==> flow/design.v <==
`timescale 1ns / 1ps
module FBCPU #(
    parameter ADDRESS_WIDTH = 6,
    parameter DATA_WIDTH = 10
)(
    input clk, 
    input rst, 
    output reg [DATA_WIDTH-1:0] MDRIn, 
    output reg RAMWr, 
    output reg [ADDRESS_WIDTH-1:0] MAR, 
    input [DATA_WIDTH-1:0] MDROut, 
    output reg [5:0] PC
);
reg [DATA_WIDTH - 1:0] IR, IRNext;
reg [5:0] PCNext;
reg [9:0] ACC, ACCNext;
reg [2:0] durum, durumNext;
always@(posedge clk) begin
    durum       <= #1 durumNext;
    PC          <= #1 PCNext;
    IR          <= #1 IRNext;
    ACC         <= #1 ACCNext;
end
always@(*) begin
    durumNext   = durum;
    PCNext      = PC;
    IRNext      = IR;
    ACCNext     = ACC;
    MAR         = 0;
    RAMWr       = 0;
    MDRIn       = 0;
    if(rst) begin
        durumNext   = 0;
        PCNext      = 0;
        IRNext      = 0;
        ACCNext     = 0;
        MAR         = 0;
        RAMWr       = 0;
        MDRIn       = 0;
    end else begin
        case(durum)
            0: begin
                MAR = PC;
                RAMWr = 0;
                durumNext = durum + 1;
            end       
            1: begin 
                IRNext = MDROut;
                PCNext = PC + 1;
                durumNext = durum + 1;
            end            
            2: begin 
               if(IR[9:6] <6) begin
                  MAR = IR[5:0];
                  durumNext = 3;               
               end else if(IR[9:6] == 6) begin
                  durumNext = 0;
                  PCNext = IR[5:0];           
               end else if(IR[9:6] == 7) begin
                  if(ACC==0) begin
                       PCNext = IR[5:0];
                  end
                      durumNext = 0;       
               end else if(IR[9:6] == 8) begin
                   durumNext = 0;
               end else if(IR[9:6] == 9) begin
                  durumNext = 4;
               end 
            end         
            3: begin
             durumNext=0;
             RAMWr=0;
             MAR=0;
             if(IR[9:6]==0)begin
                ACCNext=MDROut;
             end else if(IR[9:6]==1)begin
                 MAR=IR[5:0];
                 RAMWr=1;
                 MDRIn=ACC;
             end else if(IR[9:6]==2)begin
               ACCNext=ACC+MDROut;
             end else if(IR[9:6]==3)begin
               ACCNext=ACC-MDROut;
             end else if(IR[9:6]==4)begin
               ACCNext=ACC*MDROut;
             end else if(IR[9:6]==5)begin
               ACCNext=ACC/MDROut;
            end
            end
            4: begin
				durumNext=4;
            end
        endcase
    end
end
endmodule
# Tool chain data of FBCPU
# What the tools print for FBCPU, step after step.
# Lines are those of the file above, counted from 1.
# Operators: Yosys type, input widths -> output width; for muxes data width and select width s.
# Not given: -
# setup
top_module	FBCPU
clock_port	clk
cell_library	sky130hd
pvt_corner	tt_025C_1v80

# Word level
# Source: Yosys, flattened and elaborated, memories not mapped. Widths are those after wreduce. Registers that Yosys merges into a memory's read port (data or address) are not register bits. Print and check cells do not count. Equal cells are merged and count once.
# op_classes
n_mul	1
n_shift	0
logic	0
n_div	1
cmp	1
equal	18
reduce_logical	10
add_sub_neg	4
mux	30
# ops
cell	n
$div 10x10->10	1
$mul 10x10->10	1
$mux 10	10
$mux 6	8
$pmux 6 s3	1
$eq 4x3->1 const B	4
$mux 3	5
$pmux 6 s2	1
$pmux 3 s4	1
$add 10x10->10	1
$sub 10x10->10	1
$logic_not 10->1	1
$eq 4x2->1 const B	2
$eq 4x4->1 const B	2
$eq 3x2->1 const B	2
$ne 3x3->1 const B	2
$add 6x1->6 const B	1
$ne 6x6->1 const B	1
$reduce_bool 5->1	1
$ne 2x2->1 const B	2
$eq 4x1->1 const B	1
$lt 4x3->1 const B	1
$logic_not 4->1	1
$reduce_and 4->1	1
$reduce_bool 4->1	1
$mux 1	4
$add 3x1->3 const B	1
$eq 3x1->1 const B	1
# Other operator kinds: 6; their cells: 6.
# word_totals
regBits	29
clocked_rd_ports_x_width	0
ram_bits	0
n_memories	0
output_inout_bits	23
mem_bits_ro	0
latchBits	0

# Depth
# Longest topological path by Yosys (ltp), each cell counted once; first at word level (registers and memories cut), then after technology mapping (sequential cells cut; the memories' decode and read muxes count).
# depth
ltp_word	7
ABC_AREA	0
depth_mapped	70
mapped_depth_nobuf	65

# After synthesis
# The flow's flattened synthesis, as Yosys stat reports it; memories are mapped. The netlist is that of the ABC_AREA named above (0 if unset); the other value can give another one.
# by_type
cell_type	n
sky130_fd_sc_hd__ha_1	106
sky130_fd_sc_hd__dfxtp_1	29
sky130_fd_sc_hd__fa_1	24
sky130_fd_sc_hd__nand2_1	101
sky130_fd_sc_hd__a21oi_1	59
sky130_fd_sc_hd__nor2_1	73
sky130_fd_sc_hd__inv_1	71
sky130_fd_sc_hd__xnor2_1	30
sky130_fd_sc_hd__o21ai_0	34
sky130_fd_sc_hd__clkbuf_1	38
sky130_fd_sc_hd__o211ai_1	19
sky130_fd_sc_hd__xor2_1	15
sky130_fd_sc_hd__mux2_2	11
sky130_fd_sc_hd__nor3_1	24
sky130_fd_sc_hd__and2_1	18
sky130_fd_sc_hd__mux2i_1	10
sky130_fd_sc_hd__a211oi_1	12
sky130_fd_sc_hd__a21o_1	12
# Not listed: further types 55, cells in them 192.
# synth_totals
mapped_area_um2	6546.3
ffs	29
stdcells	878
buf_cells	46

# Path before layout
# Path of least setup slack by OpenSTA after synthesis, without wires, with an ideal clock, recovery checks aside; 20% of the period is set as input and as output delay. Where synthesis merged equal registers, the netlist keeps one of their names.
# synth_timing
path_kind	input to register
startpoint	input MDROut[5]
endpoint	register ACC[0]
slack_ps	14077
driving_pins	64
delay_ps	14163
setup_ps	131
required_time_ps	35169
n_path_buf	5
period_ps	35300
t_arrival_ps	21092
period_less_setup_slack_ps	21223
# "delay_ps" = arrival - input delay + setup time.
# "driving_pins": output pins that drive a net of the path, with the launching flip-flop's if there is one; two outputs of one cell count as two.
# "period_less_setup_slack_ps" = period - worst setup slack (recovery checks aside). The figure is calculated, with input and output delays left at 20% of the set period.
# Between the ends stands the longest chain of elaborated cells between them, by number of cells; it is not shown to be the way that was timed. Of several equally long chains one is given.
# A line is the first line of the expression or statement that the cell stems from. Yosys adds cells for indexed reads and writes and turns some case tables into memories.
# synth_via
path_cell_list	sky130_fd_sc_hd__clkbuf_1 sky130_fd_sc_hd__or4_1 sky130_fd_sc_hd__buf_2 sky130_fd_sc_hd__nor4_1 sky130_fd_sc_hd__a21oi_1 sky130_fd_sc_hd__a21oi_1 sky130_fd_sc_hd__ha_1 sky130_fd_sc_hd__or4b_2 sky130_fd_sc_hd__o311ai_0 sky130_fd_sc_hd__a221oi_2 sky130_fd_sc_hd__ha_1 sky130_fd_sc_hd__a21oi_1 sky130_fd_sc_hd__nand2_1 sky130_fd_sc_hd__a211o_2 sky130_fd_sc_hd__nand2_1 sky130_fd_sc_hd__ha_1 sky130_fd_sc_hd__a21o_1 sky130_fd_sc_hd__o21ai_0 [28 not listed] sky130_fd_sc_hd__clkbuf_1 sky130_fd_sc_hd__o21ai_0 sky130_fd_sc_hd__ha_1 sky130_fd_sc_hd__o21ai_0 sky130_fd_sc_hd__a211oi_1 sky130_fd_sc_hd__nand2_1 sky130_fd_sc_hd__a31oi_1 sky130_fd_sc_hd__nor2_1 sky130_fd_sc_hd__nor2_1 sky130_fd_sc_hd__buf_1 sky130_fd_sc_hd__mux2_2 sky130_fd_sc_hd__ha_1 sky130_fd_sc_hd__a21o_1 sky130_fd_sc_hd__a211oi_1 sky130_fd_sc_hd__o31ai_1 sky130_fd_sc_hd__a2111o_1 sky130_fd_sc_hd__a21oi_1 sky130_fd_sc_hd__nor3_1
elab_chain_len	7
cone_cells	7
cone_lines	7
classes_between	div (1); mux (6)
# synth_rtl
element	line	source
start: declaration	11	input [DATA_WIDTH-1:0] MDROut,
$div 10x10->10	87	ACCNext=ACC/MDROut;
$mux 10	86	end else if(IR[9:6]==5)begin
$mux 10	84	end else if(IR[9:6]==4)begin
$mux 10	82	end else if(IR[9:6]==3)begin
$mux 10	80	end else if(IR[9:6]==2)begin
$mux 10	76	end else if(IR[9:6]==1)begin
$mux 10	74	if(IR[9:6]==0)begin
end: assignment	22	ACC         <= #1 ACCNext;
end: declaration	16	reg [9:0] ACC, ACCNext;

# Worst path after layout
# From the final timing report of run A: the path of least setup slack in the routed layout; clock arrival at registers is part of the times.
# The path's times are printed in steps of 10 ps; the period is the one set.
# layout_timing
path_kind	input to register
startpoint	input MDROut[5]
endpoint	register ACC[0]
t_arrival_ps	21570
required_time_ps	22460
slack_ps	890
driving_pins	61
n_path_buf	2
period_ps	22300
setup_ps	130
# Between the ends stands the longest chain of elaborated cells between them, by number of cells; it is not shown to be the way that was timed. Of several equally long chains one is given.
# layout_via
path_cell_list	sky130_fd_sc_hd__clkdlybuf4s50_1 sky130_fd_sc_hd__or4_1 sky130_fd_sc_hd__nor4_1 sky130_fd_sc_hd__a21oi_1 sky130_fd_sc_hd__a21oi_1 sky130_fd_sc_hd__ha_1 sky130_fd_sc_hd__or4b_2 sky130_fd_sc_hd__o311ai_0 sky130_fd_sc_hd__a221oi_2 sky130_fd_sc_hd__ha_1 sky130_fd_sc_hd__a21oi_1 sky130_fd_sc_hd__nand2_1 sky130_fd_sc_hd__a211o_2 sky130_fd_sc_hd__nand2_1 sky130_fd_sc_hd__ha_1 sky130_fd_sc_hd__a21o_1 sky130_fd_sc_hd__o21ai_0 sky130_fd_sc_hd__a21oi_1 [25 not listed] sky130_fd_sc_hd__o21ai_0 sky130_fd_sc_hd__buf_2 sky130_fd_sc_hd__o21ai_0 sky130_fd_sc_hd__ha_1 sky130_fd_sc_hd__o21ai_0 sky130_fd_sc_hd__a211oi_1 sky130_fd_sc_hd__nand2_1 sky130_fd_sc_hd__a31oi_1 sky130_fd_sc_hd__nor2_1 sky130_fd_sc_hd__nor2_1 sky130_fd_sc_hd__mux2_2 sky130_fd_sc_hd__ha_1 sky130_fd_sc_hd__a21o_1 sky130_fd_sc_hd__a211oi_1 sky130_fd_sc_hd__o31ai_1 sky130_fd_sc_hd__a2111o_1 sky130_fd_sc_hd__a21oi_1 sky130_fd_sc_hd__nor3_1
elab_chain_len	7
cone_cells	7
cone_lines	7
classes_between	div (1); mux (6)
# layout_rtl
element	line	source
start: declaration	11	input [DATA_WIDTH-1:0] MDROut,
$div 10x10->10	87	ACCNext=ACC/MDROut;
$mux 10	86	end else if(IR[9:6]==5)begin
$mux 10	84	end else if(IR[9:6]==4)begin
$mux 10	82	end else if(IR[9:6]==3)begin
$mux 10	80	end else if(IR[9:6]==2)begin
$mux 10	76	end else if(IR[9:6]==1)begin
$mux 10	74	if(IR[9:6]==0)begin
end: assignment	22	ACC         <= #1 ACCNext;
end: declaration	16	reg [9:0] ACC, ACCNext;

# Measured data: module FBCPU, platform sky130hd, 2 stored runs of the flow under differing settings, order arbitrary. Input and output delays are each 20% of the period that was set; the output load is 0.01 pF.
# "worst_path_ps": the worst setup path's part of the clock period (all of it between registers, 20% less for each end at a port) less its slack. A launch clock that arrives late makes it longer, a capture clock that arrives late makes it shorter.
# "worst_path_ps" is given in steps of 10 ps.
# A setting shown as n/a is not set for that run.
run name	period_ns	CORE_UTILIZATION	HOLD_SLACK_MARGIN	CORE_ASPECT_RATIO	TNS_END_PERCENT	CTS_CLUSTER_SIZE	CTS_CLUSTER_DIAMETER	CAP_MARGIN	SLEW_MARGIN	CORE_MARGIN	SETUP_SLACK_MARGIN	PLACE_DENSITY_LB_ADDON	CELL_PAD_IN_SITES_GLOBAL_PLACEMENT	ABC_AREA	GPL_ROUTABILITY_DRIVEN	MIN_ROUTING_LAYER	MAX_ROUTING_LAYER	worst_path_ps	worstPathKind	timing.hold.ws_ps	setup_worst_slack_ps	ys_area_um2	dieArea_um2	post_route_util_frac	final_setup_tns_ps
run A	22.3	56	-0.03	0.52	85	23	262	35	10	2	n/a	n/a	n/a	n/a	n/a	n/a	n/a	16950	input to register	484	890	6546.3	12617.3	0.63	0
run B	13.6	17	n/a	1.63	60	87	n/a	20	15	3	4.0	0.3	0	1	0	met2	met4	9960	input to register	475	917	6881.6	43002.9	0.267	0
